==> flow/design.v <==
`timescale 1ns / 1ps
module pc(
	 input clk,
	 input rst_n,
	 input stall,
	 input [31:0] instr,
	 input [31:0] ALUResult,
	 input [5:0] ALUState,
	 output reg [31:0] pc
	 );
	 reg [31:0] bpc, jpc;
	 always@( posedge clk, negedge rst_n )
			if( ~rst_n )
					pc = 0;
			else 
					if( instr[31:26] == 6'b000100 && ALUState[5] == 1 ) pc = bpc;
					else if( instr[31:26] == 6'b000001 && instr[20:16] == 5'b00001 && ALUState[4] == 1 ) pc = bpc;
					else if( instr[31:26] == 6'b000111 && ALUState[3] == 1 ) pc = bpc;
					else if( instr[31:26] == 6'b000110 && ALUState[2] == 1 ) pc = bpc;
					else if( instr[31:26] == 6'b000001 && instr[20:16] == 5'b00000 && ALUState[1] == 1 ) pc = bpc;
					else if( instr[31:26] == 6'b000101 && ALUState[0] == 1 ) pc = bpc;
					else if( instr[31:26] == 6'b000010 ) pc = { pc[31:26], instr[25:0] };
					else if( instr[31:26] == 6'b000000 && instr[5:0] == 6'b001000 ) pc = ALUResult;
					else if( stall ) pc = pc;
					else pc = pc + 1;
	 always@( * )
			bpc = pc + { instr[15]? 16'HFFFF: 16'H0000, instr[15:0] };
endmodule
== Tool chain data of pc ==
What the tools print for pc, step after step.
Line numbers count from 1 in the design file above.
Cell names lack the library's common part.
A cell with - has no value.

* Top: pc
* Clock input: clk
* Standard-cell library: sky130hd
* Timing corner: tt_025C_1v80

== Word-level counts ==
Counts by Yosys on the flattened word-level netlist (proc, flatten, opt, wreduce; memories kept). Register bits leave out memories and registers merged into their read ports (data or address). Print and check cells are left out. Cells with the same type and inputs are merged into one.

* Flip-flop bits (word level): 32
* Bits in latches: 0
* Memory bits (writable): 0
* ROM bits: 0
* Clocked read ports x word width: 0
* Memories kept: 0
* Input bits: 73
* Output and inout port bits: 32
* Word-level cells: 37

* Add/subtract/negate cells: 2
* $mul: 0
* Divide/modulo/power cells: 0
* Magnitude comparators: 0
* Equality and inequality tests: 11
* Shifts and indexed selects: 0
* Muxes and demuxes: 10
* Bitwise operators: 0
* Reductions and logical operators: 12

{| class="wikitable"
|+ Operator list
! cell !! number
|-
| 32-bit 2-to-1 mux || 9
|-
| 32-bit by 1-bit adder with 32-bit output (second input constant) || 1
|-
| 32-bit adder || 1
|-
| 6-bit by 3-bit == test with 1-bit output (second input constant) || 4
|-
| 16-bit 2-to-1 mux || 1
|-
| 1-bit logical AND || 9
|-
| 9-bit by 1-bit inequality test with 1-bit output (second input constant) || 1
|-
| 8-bit by 1-bit inequality test with 1-bit output (second input constant) || 1
|-
| 7-bit inequality test (second input constant) || 1
|-
| 6-bit by 1-bit == test with 1-bit output (second input constant) || 1
|-
| 6-bit by 2-bit == test with 1-bit output (second input constant) || 1
|-
| 6-bit by 4-bit == test with 1-bit output (second input constant) || 1
|-
| 6-bit logical NOT || 1
|-
| 5-bit by 1-bit == test with 1-bit output (second input constant) || 1
|-
| 5-bit logical NOT || 1
|-
| 2-bit AND reduction || 1
|}

== Logic depth ==
Depth = most cells in a row (Yosys ltp): at word level without a register or memory, in the mapped netlist without a sequential cell, where the memories' decode and read muxes count.

* Depth after elaboration: 10
* ABC_AREA: 0
* Mapped depth: 11
* Mapped depth without buffers: 11

== Netlist ==
The flow's flattened synthesis, as Yosys stat reports it; memories are mapped. The netlist is that of the ABC_AREA named above (0 if unset); the other value can give another one.

* Mapped cells: 545
* Chip area (Yosys): 4,225.3 um^2
* Sequential area: 800.8 um^2
* Flip-flops: 32
* Buffer cells: 25

{| class="wikitable"
|+ Cells by type
! cell type !! number !! total area (um^2)
|-
| dfrtp_1 || 32 || 800.768
|-
| ha_1 || 32 || 400.384
|-
| a21oi_1 || 59 || 295.283
|-
| xor2_1 || 30 || 262.752
|-
| nor2_1 || 63 || 236.477
|-
| o21ai_0 || 38 || 190.182
|-
| xnor2_1 || 21 || 183.926
|-
| nand2_1 || 43 || 161.405
|-
| a211oi_1 || 21 || 157.651
|-
| a21o_1 || 14 || 105.101
|-
| nand3_1 || 19 || 95.091
|-
| and4_1 || 9 || 78.826
|-
| a221oi_1 || 8 || 70.067
|-
| nand4_1 || 11 || 68.816
|-
| o31ai_1 || 7 || 52.55
|-
| and2_1 || 8 || 50.048
|-
| and3_1 || 8 || 50.048
|-
| o22ai_1 || 7 || 43.792
|}

Not listed: further types 56, cells in them 115.

== Timing after synthesis ==
Path of least setup slack by OpenSTA after synthesis, without wires, with an ideal clock, recovery checks aside; 20% of the period is set as input and as output delay. Where synthesis merged equal registers, the netlist keeps one of their names.

* Kind: input -> register
* Start: in instr[0]
* End: reg pc[30]
* Period: 3.34 ns
* Input delay: 0.668 ns
* Setup time: 0.132 ns
* Launch time at the first pin: 0.668 ns
* Arrival: 2.932 ns
* Required time: 3.208 ns
* Slack: 0.276 ns
* Path delay: 2.396 ns
* Driving pins on the path: 11
* Buffers on the path: 0
* Period reached after synthesis: 3.064 ns

"path delay" is the arrival time less input delay plus setup time.
"driving pins on the path" counts driving pins, that of a launching flip-flop among them; a cell with two outputs on the path counts twice.
"period reached after synthesis" = period - worst setup slack (recovery checks aside). The figure is calculated, with input and output delays left at 20% of the set period.
The rows between start and end are the longest chain of elaborated cells between them; the timing report does not say that the signal goes this way. Where chains are equally long, one stands for them.
Each line given opens the expression or statement behind the cell; cells for indexed reads and writes are added by Yosys, which also makes memories of some case tables.
A register here has more assigning lines than the two given.

* Cell sequence: ha_1 fa_1 a21o_4 nand3_4 a31oi_4 a311oi_4 o31a_4 o21ai_0 a221oi_1 xor2_1 o21ai_1
* Length of the longest elaborated chain: 10
* Elaborated cells on any way between the ends: 13
* RTL lines with such cells: 9
* Classes of those cells: 1 x add/sub; 2 x eq/ne; 8 x mux; 2 x reduce/logical

{| class="wikitable"
|+ Ends and longest elaborated chain, after synthesis
! item !! line !! RTL
|-
| start, declared || 6 || <nowiki>input [31:0] instr,</nowiki>
|-
| 6-bit by 4-bit == test with 1-bit output || 23 || <nowiki>else if( instr[31:26] == 6'b000000 && instr[5:0] == 6'b001000 ) pc = ALUResult;</nowiki>
|-
| 1-bit logical AND || 23 ||
|-
| 32-bit 2-to-1 mux || 23 ||
|-
| 32-bit 2-to-1 mux || 22 || <nowiki>else if( instr[31:26] == 6'b000010 ) pc = { pc[31:26], instr[25:0] };</nowiki>
|-
| 32-bit 2-to-1 mux || 21 || <nowiki>else if( instr[31:26] == 6'b000101 && ALUState[0] == 1 ) pc = bpc;</nowiki>
|-
| 32-bit 2-to-1 mux || 20 || <nowiki>else if( instr[31:26] == 6'b000001 && instr[20:16] == 5'b00000 && ALUState[1] == 1 ) pc = bpc;</nowiki>
|-
| 32-bit 2-to-1 mux || 19 || <nowiki>else if( instr[31:26] == 6'b000110 && ALUState[2] == 1 ) pc = bpc;</nowiki>
|-
| 32-bit 2-to-1 mux || 18 || <nowiki>else if( instr[31:26] == 6'b000111 && ALUState[3] == 1 ) pc = bpc;</nowiki>
|-
| 32-bit 2-to-1 mux || 17 || <nowiki>else if( instr[31:26] == 6'b000001 && instr[20:16] == 5'b00001 && ALUState[4] == 1 ) pc = bpc;</nowiki>
|-
| 32-bit 2-to-1 mux || 16 || <nowiki>if( instr[31:26] == 6'b000100 && ALUState[5] == 1 ) pc = bpc;</nowiki>
|-
| end, assigned || 16 ||
|-
| end, assigned || 17 ||
|-
| end, declared || 9 || <nowiki>output reg [31:0] pc</nowiki>
|}

== Timing after layout ==
Path of least setup slack in the final report of flow run 1 (OpenROAD, finished layout, wires in). Where an end is a register, its clock arrival counts in the times.

* Kind: input -> register
* Start: in instr[15]
* End: reg pc[30]
* Period: 3.37 ns
* Input delay: 0.67 ns
* Setup time: 0.13 ns
* Launch time at the first pin: 0.67 ns
* Arrival: 3.26 ns
* Required time: 3.56 ns
* Slack: 0.31 ns
* Driving pins on the path: 12
* Buffers on the path: 3

The rows between start and end are the longest chain of elaborated cells between them; the timing report does not say that the signal goes this way. Where chains are equally long, one stands for them.
A register here has more assigning lines than the two given.

* Cell sequence: buf_8 buf_6 buf_8 ha_1 nand2_1 nor2_1 a21oi_2 o21ai_1 a21o_1 a221oi_2 xor2_1 o21ai_1
* Length of the longest elaborated chain: 8
* Elaborated cells on any way between the ends: 8
* RTL lines with such cells: 7
* Classes of those cells: 1 x add/sub; 7 x mux

{| class="wikitable"
|+ Ends and longest elaborated chain, post-layout
! item !! line !! RTL
|-
| start, declared || 6 || <nowiki>input [31:0] instr,</nowiki>
|-
| 16-bit 2-to-1 mux || 27 || <nowiki>bpc = pc + { instr[15]? 16'HFFFF: 16'H0000, instr[15:0] };</nowiki>
|-
| 32-bit adder || 27 ||
|-
| 32-bit 2-to-1 mux || 21 || <nowiki>else if( instr[31:26] == 6'b000101 && ALUState[0] == 1 ) pc = bpc;</nowiki>
|-
| 32-bit 2-to-1 mux || 20 || <nowiki>else if( instr[31:26] == 6'b000001 && instr[20:16] == 5'b00000 && ALUState[1] == 1 ) pc = bpc;</nowiki>
|-
| 32-bit 2-to-1 mux || 19 || <nowiki>else if( instr[31:26] == 6'b000110 && ALUState[2] == 1 ) pc = bpc;</nowiki>
|-
| 32-bit 2-to-1 mux || 18 || <nowiki>else if( instr[31:26] == 6'b000111 && ALUState[3] == 1 ) pc = bpc;</nowiki>
|-
| 32-bit 2-to-1 mux || 17 || <nowiki>else if( instr[31:26] == 6'b000001 && instr[20:16] == 5'b00001 && ALUState[4] == 1 ) pc = bpc;</nowiki>
|-
| 32-bit 2-to-1 mux || 16 || <nowiki>if( instr[31:26] == 6'b000100 && ALUState[5] == 1 ) pc = bpc;</nowiki>
|-
| end, assigned || 16 ||
|-
| end, assigned || 17 ||
|-
| end, declared || 9 || <nowiki>output reg [31:0] pc</nowiki>
|}

--- measured runs ---
Below are 2 stored runs of the flow (Yosys, OpenROAD; platform sky130hd) on pc, each with its settings and what was measured, unordered. Constraints: input delay and output delay 20% of the set period each, output load 0.01 pF.
"clock period achieved" is the run's clock period less its worst setup slack. It is reckoned from that one timing run; input and output delays stay at 20% of the period that was set.
"time of the worst setup path" = time allowed to the worst setup path (clock period - input delay - output delay, where it has them) - its slack; a late launch clock adds to it, a late capture clock takes from it.
"overall power" rests on the timing tool's default activity at the inputs, not on a simulated workload.

=== Flow run 1 ===
{| class="wikitable"
! Setting !! Value
|-
| period_ns || 3.37
|-
| CORE_UTILIZATION || 25
|-
| SETUP_SLACK_MARGIN || 1.0
|-
| CORE_MARGIN || 2
|-
| CELL_PAD_IN_SITES_DETAIL_PLACEMENT || 2
|-
| GPL_TIMING_DRIVEN || 1
|-
| CTS_CLUSTER_DIAMETER || 329
|-
| MIN_ROUTING_LAYER || met1
|-
| MAX_ROUTING_LAYER || met5
|-
| CAP_MARGIN || 20
|-
| SLEW_MARGIN || 20
|-
! Result !! Value
|-
| Die outline area || 17,957.3 um^2
|-
| Worst setup slack after layout || 0.308 ns
|-
| Utilization after layout || 51.6%
|-
| Clock period achieved || 3.062 ns
|-
| Smallest hold slack || 0.700 ns
|-
| Standard-cell area after layout || 8,519.4 um^2
|-
| Synthesis area || 4,225.3 um^2
|-
| Time of the worst setup path || 2.39 ns
|-
| Class of the worst setup path || input -> register
|-
| Overall power || 6,557 uW
|-
| Summed negative setup slack || 0.000 ns
|}

=== Flow run 2 ===
{| class="wikitable"
! Setting !! Value
|-
| period_ns || 3.01
|-
| SETUP_SLACK_MARGIN || 0.1
|-
| CAP_MARGIN || 20
|-
| CORE_MARGIN || 2
|-
| CORE_UTILIZATION || 40
|-
| SLEW_MARGIN || 20
|-
! Result !! Value
|-
| Clock period achieved || 2.850 ns
|-
| Utilization after layout || 66.1%
|-
| Standard-cell area after layout || 6,797.8 um^2
|-
| Overall power || 4,987 uW
|-
| Time of the worst setup path || 2.25 ns
|-
| Class of the worst setup path || input -> register
|-
| Smallest hold slack || 0.600 ns
|-
| Synthesis area || 4,225.3 um^2
|-
| Summed negative setup slack || 0.000 ns
|-
| Die outline area || 11,400.9 um^2
|-
| Worst setup slack after layout || 0.160 ns
|}
--- end ---
